==> flow/design.v <==
`timescale 1ns / 1ps
module multiplier(input_1, input_2 ,RST, CLK, START, out);
parameter N = 8;
    input [N-1:0]    input_1;
    input [N-1:0]    input_2;
    input            RST;
    input            CLK;
    input            START;
    output reg [2*N-1:0] out;
    reg [2*N-1:0] A = 0;
    reg [2*N-1:0] B = 0;
    reg [4:0]     i = 0;
    reg           done = 1;
always@(posedge CLK or negedge RST)
begin
    if(!RST) begin
        out <= 0;
        done = 1;
    end    
    else
    begin
        if(START & done)
        begin
            A <= {{N{input_1[N-1]}}, input_1};
            B <= {{N{input_2[N-1]}}, input_2}; 
            done = 0;
        end    
        else
        begin
            if(!done)
            begin
                if(i < 2*N)
                begin     
                    if(B[0])
                    begin
                        out <= out + A;
                    end
                    A = A << 1;
                    B = B >> 1;
                end
                i = i+ 1;
            end
        end
    end
end
endmodule
Reports on multiplier

Tool output for the design above, in the order of the flow.
Line numbers count from 1 in the design file above.
Library cell names are shortened.
The mark -- stands for no value.

Design top: multiplier
Clock: CLK
Cell library: sky130hd
Timing corner: tt_025C_1v80

Word level

Yosys after proc, flatten, opt, wreduce and memory -nomap, before mapping. Memory bits, and registers merged into a memory's read port (data or address), are not among the register bits. Print and check cells are not counted. Equal cells are merged and count once.

$add $sub $neg: 2
$mul: 0
Div/mod/pow operators: 0
Order comparisons: 1
Equal/unequal tests: 1
Shifts and indexed selects: 0
Muxes and demuxes: 6
Bitwise logic cells: 3
Reductions and logical operators: 4

Operators with widths:

| kind                                               | count |
| two-way mux 16 bit                                 | 6 |
| adder 16 bit                                       | 1 |
| AND reduction 3 bit                                | 2 |
| adder 5 x 1 -> 5 bit (second input constant)       | 1 |
| less-than comparator 5 bit (second input constant) | 1 |
| AND reduction 4 bit                                | 1 |
| inverter 1 bit                                     | 2 |
| != test 2 x 1 -> 1 bit (second input constant)     | 1 |
| nonzero test 2 bit                                 | 1 |
| AND 1 bit                                          | 1 |

Register bits after elaboration: 54
Bits in latches: 0
RAM bits: 0
ROM bits: 0
Clocked read ports x word width: 0
Memory cells: 0
Input port bits: 19
Output and inout bits: 16

Longest topological paths

Yosys ltp: most cells in a row. Word level: on the elaborated netlist, between registers, memories and ports. Mapped: between sequential cells and ports; inverters and the memories' decode and read muxes count.

Depth after elaboration: 4
ABC_AREA: 0
Depth in mapped cells: 8
Mapped depth without buffers: 8

Synthesis result

Yosys stat after the flow's synthesis: flattened, memories mapped to cells. It holds for the ABC_AREA given above (unset counts as 0); a run with the other value may have another netlist.

Cell count: 232
Mapped area: 2787.7 sq um
Flip-flops: 54
Buffers: 10

Cell types:

| type     | count | area in all (sq um) |
| edfxtp_1 | 37    | 1.11E+03 |
| dfrtp_1  | 16    | 400.384 |
| ha_1     | 16    | 200.192 |
| mux2_2   | 15    | 168.912 |
| a21o_1   | 21    | 157.651 |
| nand2_1  | 24    | 90.086 |
| a21oi_1  | 17    | 85.082 |
| xnor2_1  | 9     | 78.826 |
| o21ai_0  | 12    | 60.058 |
| xor2_1   | 6     | 52.55 |
| o21ai_1  | 7     | 35.034 |
| clkbuf_1 | 9     | 33.782 |
| and3_1   | 5     | 31.28 |
| mux2i_1  | 3     | 30.029 |
| dfstp_2  | 1     | 26.275 |
| nor2_1   | 7     | 26.275 |
| o31ai_4  | 1     | 21.27 |
| fa_1     | 1     | 20.019 |

Other cell types: 15; their cells: 25.

Timing after synthesis

Path of least setup slack by OpenSTA after synthesis, without wires, with an ideal clock, recovery checks aside; 20% of the period is set as input and as output delay. Where synthesis merged equal registers, the netlist keeps one of their names.

Path kind: reg2reg
Start: register done
End: register A[0]
Clock period: 2.2 ns
Library setup time: 0.392 ns
Data arrival time: 1.748 ns
Slack: 0.060 ns
Path delay: 2.140 ns
Stages on the path: 5
Path buffers: 1
Synthesis period reached: 2.14 ns

"path delay" is the arrival time less input delay plus setup time.
"stages on the path": output pins that drive a net of the path, with the launching flip-flop's if there is one; two outputs of one cell count as two.
"synthesis period reached" = period - worst setup slack (recovery checks aside). The figure is calculated, with input and output delays left at 20% of the set period.
Between the ends stands the longest chain of elaborated cells between them, by number of cells; it is not shown to be the way that was timed. Of several equally long chains one is given.
A line is the first line of the expression or statement that the cell stems from. Yosys adds cells for indexed reads and writes and turns some case tables into memories.
Only ways into the end's enable, where the timed path ends, are counted here.

Path through: dfstp_2 -> nand2_1 -> clkbuf_1 -> o21ai_0 -> and2_1
Length of the longest elaborated chain: 3
Elaborated cells between the ends (all ways): 4
Those cells by class: eq/ne: 1; logic: 1; reduce/logical: 2

Ends and longest elaborated chain, after synthesis:

| what                | line | source |
| from (decl)         | 13   | `reg           done = 1;` |
| from (assign)       | 18   | `done = 1;` |
| from (assign)       | 26   | `done = 0;` |
| AND 1 bit           | 22   | `if(START & done)` |
| nonzero test 2 bit  | --   |  |
| AND reduction 3 bit | --   |  |
| to (assign)         | 24   | `A <= {{N{input_1[N-1]}}, input_1};` |
| to (assign)         | 38   | `A = A << 1;` |
| to (decl)           | 10   | `reg [2*N-1:0] A = 0;` |

Timing after layout

From the final timing report of entry A: the path of least setup slack in the routed layout; clock arrival at registers is part of the times.

Path kind: reg2reg
Start: register A[1]
End: register out[15]
Clock period: 1.45 ns
Library setup time: 0.08 ns
Data arrival time: 2.25 ns
Slack: -0.58 ns
Stages on the path: 8
Path buffers: 0

Between the ends stands the longest chain of elaborated cells between them, by number of cells; it is not shown to be the way that was timed. Of several equally long chains one is given.

Path through: edfxtp_1 -> ha_4 -> a211oi_4 -> o31ai_4 -> a31oi_4 -> o41a_1 -> mux2i_1 -> xnor2_1
Length of the longest elaborated chain: 1
Elaborated cells between the ends (all ways): 1
Those cells by class: add/sub: 1

Ends and longest elaborated chain, after layout:

| what          | line | source |
| from (decl)   | 10   | `reg [2*N-1:0] A = 0;` |
| from (assign) | 24   | `A <= {{N{input_1[N-1]}}, input_1};` |
| from (assign) | 38   | `A = A << 1;` |
| adder 16 bit  | 36   | `out <= out + A;` |
| to (assign)   | 17   | `out <= 0;` |
| to (assign)   | 36   |  |
| to (decl)     | 9    | `output reg [2*N-1:0] out;` |

Hand-over note for multiplier

Settings and measured results of 2 stored flow runs for module multiplier (sky130hd), not sorted in any way. The constraints put input and output delay at 20% of the set period each and load the outputs with 0.01 pF.
By "clock period reached" is meant the clock period of the run minus its worst setup slack. This is arithmetic on one report: input and output delays are still those of the set period (20% each).
"time on the worst setup path": the worst setup path's part of the clock period (all of it between registers, 20% less for each end at a port) less its slack. A launch clock that arrives late makes it longer, a capture clock that arrives late makes it shorter.
"total power after layout": no workload was simulated; the value follows from the tool's default switching activity.

## Entry A

==> flow/run.sh <==
#!/bin/bash
# the make line also repeats the synthesis and layout settings of config.mk as NAME=value (left out here)
make -C /OpenROAD-flow-scripts/flow DESIGN_CONFIG=/design/flow/config.mk WORK_HOME=/design/flow/orfs CLKGATE_MAP_FILE= finish
==> flow/config.mk <==
export PLATFORM = sky130hd
export DESIGN_NAME = multiplier
export DESIGN_NICKNAME = multiplier
export VERILOG_FILES = /design/flow/design.v
export SDC_FILE = /design/flow/constraint.sdc
export NUM_CORES = 4
export LEC_CHECK = 0
export CAP_MARGIN = 20
export CELL_PAD_IN_SITES_GLOBAL_PLACEMENT = 2
export CORE_ASPECT_RATIO = 1.43
export CORE_MARGIN = 7
export CORE_UTILIZATION = 25
export GPL_ROUTABILITY_DRIVEN = 0
export MAX_ROUTING_LAYER = met5
export SETUP_SLACK_MARGIN = 0.34
export SLEW_MARGIN = 20
==> flow/constraint.sdc <==
create_clock -name core_clock -period 1.45 [get_ports {CLK}]
set_input_delay 0.2900 -clock core_clock [delete_from_list [all_inputs] [get_ports {CLK}]]
set_output_delay 0.2900 -clock core_clock [all_outputs]
set_load 0.01 [all_outputs]

| result of entry A | value |
|---|---|
| total power after layout | 7825 µW |
| netlist area reported by Yosys | 2787.7 sq um |
| std-cell area (final layout) | 4655.7 sq um |
| time on the worst setup path | 2.03 ns |
| critical path type | reg2reg |
| lowest setup slack | -0.582 ns |
| die size | 14350.8 sq um |
| utilization after layout | 0.433 |
| clock period reached | 2.032 ns |
| total negative setup slack | -6.657 ns |

## Entry B

==> flow/run.sh <==
#!/bin/bash
# the make line also repeats the synthesis and layout settings of config.mk as NAME=value (left out here)
make -C /OpenROAD-flow-scripts/flow DESIGN_CONFIG=/design/flow/config.mk WORK_HOME=/design/flow/orfs CLKGATE_MAP_FILE= finish
==> flow/config.mk <==
export PLATFORM = sky130hd
export DESIGN_NAME = multiplier
export DESIGN_NICKNAME = multiplier
export VERILOG_FILES = /design/flow/design.v
export SDC_FILE = /design/flow/constraint.sdc
export NUM_CORES = 4
export LEC_CHECK = 0
export CAP_MARGIN = 5
export CELL_PAD_IN_SITES_DETAIL_PLACEMENT = 1
export CELL_PAD_IN_SITES_GLOBAL_PLACEMENT = 1
export CORE_MARGIN = 2
export CORE_UTILIZATION = 60
export PLACE_DENSITY = 0.9
export SETUP_SLACK_MARGIN = 0.05
export SLEW_MARGIN = 5
export TNS_END_PERCENT = 45
==> flow/constraint.sdc <==
create_clock -name core_clock -period 1.66 [get_ports {CLK}]
set_input_delay 0.3320 -clock core_clock [delete_from_list [all_inputs] [get_ports {CLK}]]
set_output_delay 0.3320 -clock core_clock [all_outputs]
set_load 0.01 [all_outputs]

Entry B: not finished: placement ended with error DPL-0033

End of note.
